==> flow/design.v <==
`timescale 1ns / 1ps 
module decoder_top(clk, pb, led0, led1, led2, led3, led4, led5, led6, led7);
input clk, pb;
output led0, led1, led2, led3, led4, led5, led6, led7;
reg led0, led1, led2, led3, led4, led5, led6, led7,pb_pressed;;
wire [2:0] index_reg;
wire index_reg_valid,output_parity,done;
wire [7:0] xored_output;
initial begin
pb_pressed = 0;
end
get_data getData (clk, done, index_reg, index_reg_valid);
decode Decode (clk, index_reg, index_reg_valid, done, output_parity, xored_output);
always @ (posedge clk) begin
	 if (done == 1) begin
		  if ((pb == 1) || (pb_pressed == 1)) begin
			   	pb_pressed <= 1;
				led0 <= output_parity;
				led1 <= 0;
				led2 <= 0;
				led3 <= 0;
				led4 <= 0;
				led5 <= 0;
				led6 <= 0;
				led7 <= 0;
		  end
	   else begin
			   	led0 <= xored_output[0];
				led1 <= xored_output[1];
				led2 <= xored_output[2];
				led3 <= xored_output[3];
				led4 <= xored_output[4];
				led5 <= xored_output[5];
				led6 <= xored_output[6];
				led7 <= xored_output[7];
		end
	end
end
endmodule
`timescale 1ns / 1ps
module decode(clk,index_reg,index_reg_valid,done,output_parity,xored_output);
input clk;
input reg index_reg_valid;
input reg [2:0] index_reg;
input reg done;
output wire [7:0] xored_output;
output wire output_parity;
initial begin
xored_output=0;
end
always@(posedge clk) begin
if((done==1)&&(index_reg_valid==1)) begin
xored_output[0]<=xored_output[0]^(~index_reg[2]&~index_reg[1]&~index_reg[0]);
xored_output[1]<=xored_output[1]^(~index_reg[2]&~index_reg[1]&index_reg[0]);
xored_output[2]<=xored_output[2]^(~index_reg[2]&index_reg[1]&~index_reg[0]);
xored_output[3]<=xored_output[3]^(~index_reg[2]&index_reg[1]&index_reg[0]);
xored_output[4]<=xored_output[4]^(index_reg[2]&~index_reg[1]&~index_reg[0]);
xored_output[5]<=xored_output[5]^(index_reg[2]&~index_reg[1]&index_reg[0]);
xored_output[6]<=xored_output[6]^(index_reg[2]&index_reg[1]&~index_reg[0]);
xored_output[7]<=xored_output[7]^(index_reg[2]&index_reg[1]&index_reg[0]);
end
if(done==1) begin
output_parity<=^xored_output;
end
end
endmodule
`timescale 1ns / 1ps
module get_data(clk,done,index_reg,index_reg_valid);
reg [2:0] mem[0:7];
input clk;
output reg [2:0] index_reg;
output reg index_reg_valid;
output done;
integer i=0;
initial begin
mem[0]=3;
mem[1]=4;
mem[2]=7;
mem[3]=2;
mem[4]=3;
mem[5]=5;
mem[6]=0;
mem[7]=2;
done=0;
index_reg_valid=0;
index_reg=0;
end
always@(posedge clk) begin
if(done==0) begin
index_reg<=mem[i];
index_reg_valid<=1;
i<=i+1;
end
if(i==8) begin
done<=1;
end
end
endmodule
# == Reports on decoder_top ==
# What the tools print for decoder_top, step after step.
# Lines are those of the file above, counted from 1.
# Operators carry their Yosys type and port widths (W data, S select, Z words).
# Library cell names are shortened.
# Not given: -
# inputs
top_module,decoder_top
clk_port,clk
lib,sky130hd
corner,tt_025C_1v80

# == Word level ==
# Source: Yosys, flattened and elaborated, memories not mapped. Widths are those after wreduce. Registers that Yosys merges into a memory's read port (data or address) are not register bits. Print and check cells do not count. Equal cells are merged and count once.
# Yosys's memory passes give these memory sizes; they may raise the number of words (mostly to a power of two), join words into wider ones and drop unused or constant bits.
# word_totals
clocked_rd_ports_x_width,3
mem_bits_ro,24
register_bits,52
n_memories,1
in_bits,2
# mem_list
name,words,word_bits,rd,write_ports,line,rtl
getData.mem,8,3,1,0,69,reg [2:0] mem[0:7];
# op_classes
logic,23
addsub,1
n_mux,1
eq_ne,1
reduce_and_logical,5
# op_table
cell,n
$add A32 B2 Y32 const B,1
$eq A32 B5 Y1 const B,1
$and A1 B1 Y1,12
$xor A1 B1 Y1,8
$reduce_xor A8 Y1,1
$not A1 Y1,3
$reduce_and A2 Y1,1
$logic_and A1 B1 Y1,1
$logic_or A1 B1 Y1,1
$logic_not A1 Y1,1
$mux W1,1

# == Logic depth ==
# Longest topological path by Yosys (ltp), each cell counted once; first at word level (registers and memories cut), then after technology mapping (sequential cells cut; the memories' decode and read muxes count).
# logic_depth
depth_word,4
abc_area,1
depth_mapped,8

# == Netlist ==
# Yosys stat after the flow's synthesis: flattened, memories mapped to cells. It holds for the ABC_AREA given above (unset counts as 0); a run with the other value may have another netlist.
# Totals and module areas in this step are rounded.
# mapped
seqArea_um2,1650
mapped_cells,355
yosys_area_um2,3100
ffs,55
# by_type
cell_type,n,type_area_um2
edfxtp_1,55,1.65E+03
nand2_1,114,427.91
nor2_1,55,206.448
xor2_1,22,192.685
inv_1,44,165.158
nand3_1,27,135.13
nor2_4,5,56.304
xnor2_1,6,52.55
ha_1,4,50.048
nor2_2,4,25.024
nand2_4,2,22.522
nor2_8,1,20.019
and2_1,3,18.768
o21ai_0,3,15.014
nand2_2,2,12.512
buf_6,1,11.261
nor3_1,2,10.01
nand3b_1,1,7.507
# Not listed: further types 4, cells in them 4.

# == Worst setup path after synthesis ==
# Source: OpenSTA report_checks on the synthesized netlist (no wires, ideal clock, input and output delay 20% of the period each), path of least setup slack; recovery checks are left aside. Register names are those of the netlist, which keeps one name where synthesis merged equal registers.
# synth_timing
path_kind,reg2reg
start,register getData.done
end,register pb_pressed
slack_ps,243
setup_ps,284
launch_ps,0
path_stages,3
path_delay_ps,1717
n_path_buf,0
required_time_ps,1676
period_ps,1960
arrival_ps,1433
synth_period_reached_ps,1717
# "path_delay_ps" = arrival - input delay + setup time.
# "path_stages" counts driving pins, that of a launching flip-flop among them; a cell with two outputs on the path counts twice.
# "synth_period_reached_ps" = period - worst setup slack (recovery checks aside). The figure is calculated, with input and output delays left at 20% of the set period.
# The rows between start and end are the longest chain of elaborated cells between them; the timing report does not say that the signal goes this way. Where chains are equally long, one stands for them.
# Each line given opens the expression or statement behind the cell; cells for indexed reads and writes are added by Yosys, which also makes memories of some case tables.
# synth_between
cell_sequence,edfxtp_1 inv_1 nor2_1
elab_chain_cells,1
# synth_lines
item,line,rtl
"start, declared",73,output done;
"start, assigned",95,done<=1;
$reduce_and A2 Y1,-,
"end, assigned",17,pb_pressed <= 1;
"end, declared",5,"reg led0, led1, led2, led3, led4, led5, led6, led7,pb_pressed;;"

# == Path in the finished layout ==
# From the final timing report of run 1: the path of least setup slack in the routed layout; clock arrival at registers is part of the times.
# The report prints the path's times to 10 ps; the period is as set.
# layout_timing
path_kind,reg2out
start,register led6
end,output port led6
required_time_ps,2830
path_stages,2
period_ps,3540
n_path_buf,1
arrival_ps,1200
launch_ps,300
slack_ps,1640
# layout_between
cell_sequence,edfxtp_1 clkdlybuf4s50_1
elab_chain_cells,0
# layout_lines
item,line,rtl
"start, declared",4,"output led0, led1, led2, led3, led4, led5, led6, led7;"
"start, assigned",24,led6 <= 0;
"start, assigned",34,led6 <= xored_output[6];
"end, declared",4,

# Top module decoder_top; platform sky130hd; tools Yosys and OpenROAD; 2 stored runs in no particular order. Input and output delays are each 20% of the period that was set; the output load is 0.01 pF.
# By "critical_path_time_ps" is meant the share of the clock period that the worst setup path is allowed (20% is reserved at inputs, 20% at outputs), minus its slack. Clock arrival times at its registers enter into it.
# By "fin_power_uw" is meant OpenSTA's value without simulated activity: inputs other than the clock are taken to toggle once in ten clock periods, and the tool carries that through the logic.
# "critical_path_time_ps" is given in steps of 10 ps.
# Values from the reports are rounded here.
# Settings: - = not set for that run.
run name,period_ns,CORE_UTILIZATION,PLACE_DENSITY_LB_ADDON,CORE_ASPECT_RATIO,CORE_MARGIN,TNS_END_PERCENT,ABC_AREA,GPL_ROUTABILITY_DRIVEN,CAP_MARGIN,SLEW_MARGIN,MIN_ROUTING_LAYER,SETUP_SLACK_MARGIN,PLACE_DENSITY,CELL_PAD_IN_SITES_GLOBAL_PLACEMENT,CELL_PAD_IN_SITES_DETAIL_PLACEMENT,GPL_TIMING_DRIVEN,CTS_CLUSTER_SIZE,MAX_ROUTING_LAYER,critical_path_time_ps,worstPathKind,util_pct,yosys.chip_area_um2,setup_tns_ps,die_footprint_um2,final_setup_ws_ps,final_stdcell_area_um2,fin_power_uw
run 1,3.54,51,0.09,0.64,3,30,1,0,35,40,met1,-,-,-,-,-,-,-,1200,reg2out,58.5,3100,0,7080,1640,3400,1080
run 2,3.41,43,-,-,10,-,-,0,0,20,-,-0.01,0.72,2,2,1,97,met5,2090,reg2reg,49.3,2690,0,9810,1320,2950,1100
